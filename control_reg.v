==> flow/design.v <==
module control_reg(output reg [28:0]cwrd,
                    input [4:0]addr,
                      input clk,reset);
reg [28:0]mem[0:25];
always @(reset)
begin
mem[0]=29'd0;
mem[1]=29'b01_01_00_0000__00_001_01_0_00_00_11_00010;
mem[2]=29'b00_10_000000__01_000_00_0_00_00_11_00011;
mem[3]=29'b00_00_000010__00_010_10_0_00_00_11_00100;
mem[4]=29'b01_00_010000__01_000_01_0_00_00_01_00101;
mem[5]=29'b10_00_01_1011__00_000_01_0_00_00_01_00110; 
mem[6]=29'b01_00_000010__00_001_00_0_00_01_10_00111;
mem[7]=29'b00_11_000000__10_000_00_0_01_10_00_00000;
mem[8]=29'b01_01_000000__00_001_00_0_00_01_11_00111;
mem[9]=29'b01_01_010001__00_001_01_0_00_01_11_01010;
mem[10]=29'b00_11_100000__10_011_00_0_01_10_00_00000;
mem[11]=29'b10_00_110011__00_011_00_1_00_00_11_01000;
mem[12]=29'b01_01_010000__00_001_10_0_00_01_11_01010;
mem[13]=29'b00_00_000011__00_100_10_0_00_00_11_01110;
mem[14]=29'b10_00_110000__01_000_00_1_00_00_11_01000;
mem[15]=29'b01_01_011001__00_001_00_0_00_01_11_01010;
mem[16]=29'b01_01_010110__00_001_00_0_00_01_11_01010;
mem[17]=29'b00_00_000010__00_101_00_0_00_00_11_10010;
mem[18]=29'b10_00_000111__10_000_00_1_00_00_11_01000;
mem[19]=29'b00_00_001011__00_100_00_0_00_00_11_10100;
mem[20]=29'b01_01_000100__10_001_00_0_00_01_11_00111;
mem[21]=29'b01_00_000010__00_001_01_0_00_00_11_10110;
mem[22]=29'b00_00_001101__01_000_10_0_00_00_11_00111;
mem[23]=29'b01_01_00_0000_00_001_00_0_00_01_11_11000;
mem[24]=29'b00_10_00_0000_01_000_00_0_01_10_00_11001;
end
always @(posedge clk)
begin
    if (reset)
    begin
    cwrd=mem[5'b01000];
    end
    else
    if (addr <= 5'd24 && addr >= 5'd0 )
         cwrd=mem[addr];
end
endmodule
Tool chain data of control_reg
Tool output for the design above, in the order of the flow.
Lines are those of the file above, counted from 1.
Cell names lack the library's common part.
{"block": "inputs", "top_module": "control_reg", "clock_port": "clk", "cell_library": "sky130hd", "pvt_corner": "tt_025C_1v80"}

Elaborated design
Source: Yosys, flattened and elaborated. Widths are those after wreduce. Registers that Yosys merges into a memory's read port (data or address) are not register bits. Print and check cells do not count. Equal cells are merged and count once.
{"block": "word_totals", "elab_cells": 31, "inputBits": 7, "register_bits": 29, "out_inout_bits": 29}
{"block": "classes", "mux": 1, "equal": 25, "reduce_logical": 2, "compare": 2}
{"block": "op_table", "operator": "parallel mux 29 bit (select 26 bit)", "n": 1}
{"block": "op_table", "operator": "== test 5 bit (second input constant)", "n": 10}
{"block": "op_table", "operator": "== test 5 x 4 -> 1 bit (second input constant)", "n": 8}
{"block": "op_table", "operator": "== test 5 x 3 -> 1 bit (second input constant)", "n": 4}
{"block": "op_table", "operator": "== test 5 x 2 -> 1 bit (second input constant)", "n": 2}
{"block": "op_table", "operator": "greater-or-equal comparator 5 x 1 -> 1 bit (second input constant)", "n": 1}
{"block": "op_table", "operator": "== test 5 x 1 -> 1 bit (second input constant)", "n": 1}
{"block": "op_table", "operator": "less-or-equal comparator 5 bit (second input constant)", "n": 1}
{"block": "op_table", "operator": "logical NOT 5 bit", "n": 1}
{"block": "op_table", "operator": "logical AND 1 bit", "n": 1}

Longest topological paths
Yosys ltp: most cells in a row. Word level: on the elaborated netlist, between registers, memories and ports. Mapped: between sequential cells and ports; inverters and the memories' decode and read muxes count.
{"block": "depth", "ltp_word": 2, "ABC_AREA": 0, "ltp_mapped": 7, "ltp_nobuf": 4}

Mapped cells and area
The flow's flattened synthesis, as Yosys stat reports it; memories are mapped. The netlist is that of the ABC_AREA named above (0 if unset); the other value can give another one.
{"block": "mapped", "area_um2": 1794.2, "mapped_cells": 241, "sequential_area_um2": 540.5, "flip_flops": 27}
{"block": "types", "cell": "dfxtp_1", "n": 27, "area_total_um2": 540.518}
{"block": "types", "cell": "a21oi_1", "n": 22, "area_total_um2": 110.106}
{"block": "types", "cell": "o21ai_0", "n": 22, "area_total_um2": 110.106}
{"block": "types", "cell": "nor2_1", "n": 27, "area_total_um2": 101.347}
{"block": "types", "cell": "buf_2", "n": 11, "area_total_um2": 55.053}
{"block": "types", "cell": "o21ai_1", "n": 11, "area_total_um2": 55.053}
{"block": "types", "cell": "nand2_1", "n": 14, "area_total_um2": 52.55}
{"block": "types", "cell": "nand2b_1", "n": 8, "area_total_um2": 50.048}
{"block": "types", "cell": "nor3_1", "n": 10, "area_total_um2": 50.048}
{"block": "types", "cell": "buf_4", "n": 6, "area_total_um2": 45.043}
{"block": "types", "cell": "a31oi_1", "n": 6, "area_total_um2": 37.536}
{"block": "types", "cell": "buf_6", "n": 3, "area_total_um2": 33.782}
{"block": "types", "cell": "o221ai_1", "n": 3, "area_total_um2": 26.275}
{"block": "types", "cell": "and3_1", "n": 4, "area_total_um2": 25.024}
{"block": "types", "cell": "clkbuf_1", "n": 6, "area_total_um2": 22.522}
{"block": "types", "cell": "o211ai_1", "n": 3, "area_total_um2": 22.522}
{"block": "types", "cell": "a221o_1", "n": 2, "area_total_um2": 20.019}
{"block": "types", "cell": "nand3_1", "n": 4, "area_total_um2": 20.019}
Not listed: further types 36, cells in them 52.

Timing after synthesis
Path of least setup slack by OpenSTA after synthesis, without wires, with an ideal clock, recovery checks aside; 20% of the period is set as input and as output delay. Where synthesis merged equal registers, the netlist keeps one of their names.
{"block": "synth_timing", "kind": "input port to flip-flop", "start": "in addr[4]", "end": "reg cwrd[22]", "required_time_ps": 1503, "n_path_buf": 1, "path_delay_ps": 1045, "slack_ps": 250, "in_delay_ps": 324, "arrival_time_ps": 1252, "driving_pins": 5, "setup_ps": 117, "launch_ps": 324, "clock_period_ps": 1620, "synth_period_reached_ps": 1370}
"path_delay_ps" = arrival - input delay + setup time.
"driving_pins" counts driving pins, that of a launching flip-flop among them; a cell with two outputs on the path counts twice.
"synth_period_reached_ps" is the clock period less the worst setup slack; recovery checks do not enter. This is arithmetic on one report: input and output delays are still those of the set period (20% each).
The rows between start and end are the longest chain of elaborated cells between them; the timing report does not say that the signal goes this way. Where chains are equally long, one stands for them.
A line is the first line of the expression or statement that the cell stems from. Yosys adds cells for indexed reads and writes and turns some case tables into memories.
{"block": "synth_via", "path_cell_list": "buf_6 > or3b_4 > o21ai_1 > a221o_1 > a32o_1", "elab_chain_cells": 2}
{"block": "synth_rtl", "element": "start: declaration", "line_no": 2, "text": "input [4:0]addr,"}
{"block": "synth_rtl", "element": "less-or-equal comparator 5 bit", "line_no": 40, "text": "if (addr <= 5'd24 && addr >= 5'd0 )"}
{"block": "synth_rtl", "element": "logical AND 1 bit", "line_no": 40}
{"block": "synth_rtl", "element": "end: assignment", "line_no": 37, "text": "cwrd=mem[5'b01000];"}
{"block": "synth_rtl", "element": "end: assignment", "line_no": 41, "text": "cwrd=mem[addr];"}
{"block": "synth_rtl", "element": "end: declaration", "line_no": 1, "text": "module control_reg(output reg [28:0]cwrd,"}

Path in the finished layout
From the final timing report of entry A: the path of least setup slack in the routed layout; clock arrival at registers is part of the times.
The report prints the path's times to 10 ps; the period is as set.
{"block": "layout_timing", "kind": "input port to flip-flop", "start": "in addr[3]", "end": "reg cwrd[27]", "slack_ps": 20, "setup_ps": 110, "launch_ps": 270, "in_delay_ps": 270, "arrival_time_ps": 1500, "required_time_ps": 1530, "driving_pins": 7, "n_path_buf": 3, "clock_period_ps": 1350}
The rows between start and end are the longest chain of elaborated cells between them; the timing report does not say that the signal goes this way. Where chains are equally long, one stands for them.
{"block": "layout_via", "path_cell_list": "clkdlybuf4s15_1 > buf_6 > buf_4 > mux2_2 > and2_1 > o21ai_1 > o311ai_1", "elab_chain_cells": 2}
{"block": "layout_rtl", "element": "start: declaration", "line_no": 2, "text": "input [4:0]addr,"}
{"block": "layout_rtl", "element": "less-or-equal comparator 5 bit", "line_no": 40, "text": "if (addr <= 5'd24 && addr >= 5'd0 )"}
{"block": "layout_rtl", "element": "logical AND 1 bit", "line_no": 40}
{"block": "layout_rtl", "element": "end: assignment", "line_no": 37, "text": "cwrd=mem[5'b01000];"}
{"block": "layout_rtl", "element": "end: assignment", "line_no": 41, "text": "cwrd=mem[addr];"}
{"block": "layout_rtl", "element": "end: declaration", "line_no": 1, "text": "module control_reg(output reg [28:0]cwrd,"}

Settings and measured results of 2 stored flow runs for module control_reg (sky130hd), not sorted in any way. The constraints put input and output delay at 20% of the set period each and load the outputs with 0.01 pF.
By "achieved_period_ps" is meant the clock period of the run minus its worst setup slack. This is arithmetic on one report: input and output delays are still those of the set period (20% each).
By "worst_path_ps" is meant the share of the clock period that the worst setup path is allowed (20% is reserved at inputs, 20% at outputs), minus its slack. Clock arrival times at its registers enter into it.
By "power.total_mw" is meant OpenSTA's value without simulated activity: inputs other than the clock are taken to toggle once in ten clock periods, and the tool carries that through the logic.
"worst_path_ps" is known to 10 ps.

{"run": "entry A", "settings": { "period_ns": 1.35, "SETUP_SLACK_MARGIN": -0.04, "CAP_MARGIN": 20, "CORE_MARGIN": 2, "CORE_UTILIZATION": 40, "SLEW_MARGIN": 20 }, "results": { "achieved_period_ps": 1328, "cell_area_final_um2": 2637.5, "post_synth_area_um2": 1794.2, "hold_worst_slack_ps": 492, "final_setup_tns_ps": 0, "setup_ws_ps": 22, "total_die_area_um2": 5037.4, "power.total_mw": 2.060, "finish.utilization_pct": 61.0, "worst_path_ps": 1060, "path_kind": "input port to flip-flop" }}
{"run": "entry B", "settings": { "period_ns": 1.8, "CORE_UTILIZATION": 49, "SETUP_SLACK_MARGIN": 0.11, "PLACE_DENSITY": 0.63, "CORE_MARGIN": 9, "ABC_AREA": 1, "GPL_TIMING_DRIVEN": 0, "GPL_ROUTABILITY_DRIVEN": 0, "CTS_CLUSTER_DIAMETER": 287, "SLEW_MARGIN": 0, "CAP_MARGIN": 20 }, "results": { "achieved_period_ps": 1606, "cell_area_final_um2": 1934.4, "post_synth_area_um2": 1517.7, "hold_worst_slack_ps": 356, "final_setup_tns_ps": 0, "setup_ws_ps": 194, "total_die_area_um2": 5425.1, "power.total_mw": 1.244, "finish.utilization_pct": 67.8, "worst_path_ps": 1250, "path_kind": "flip-flop to output port" }}
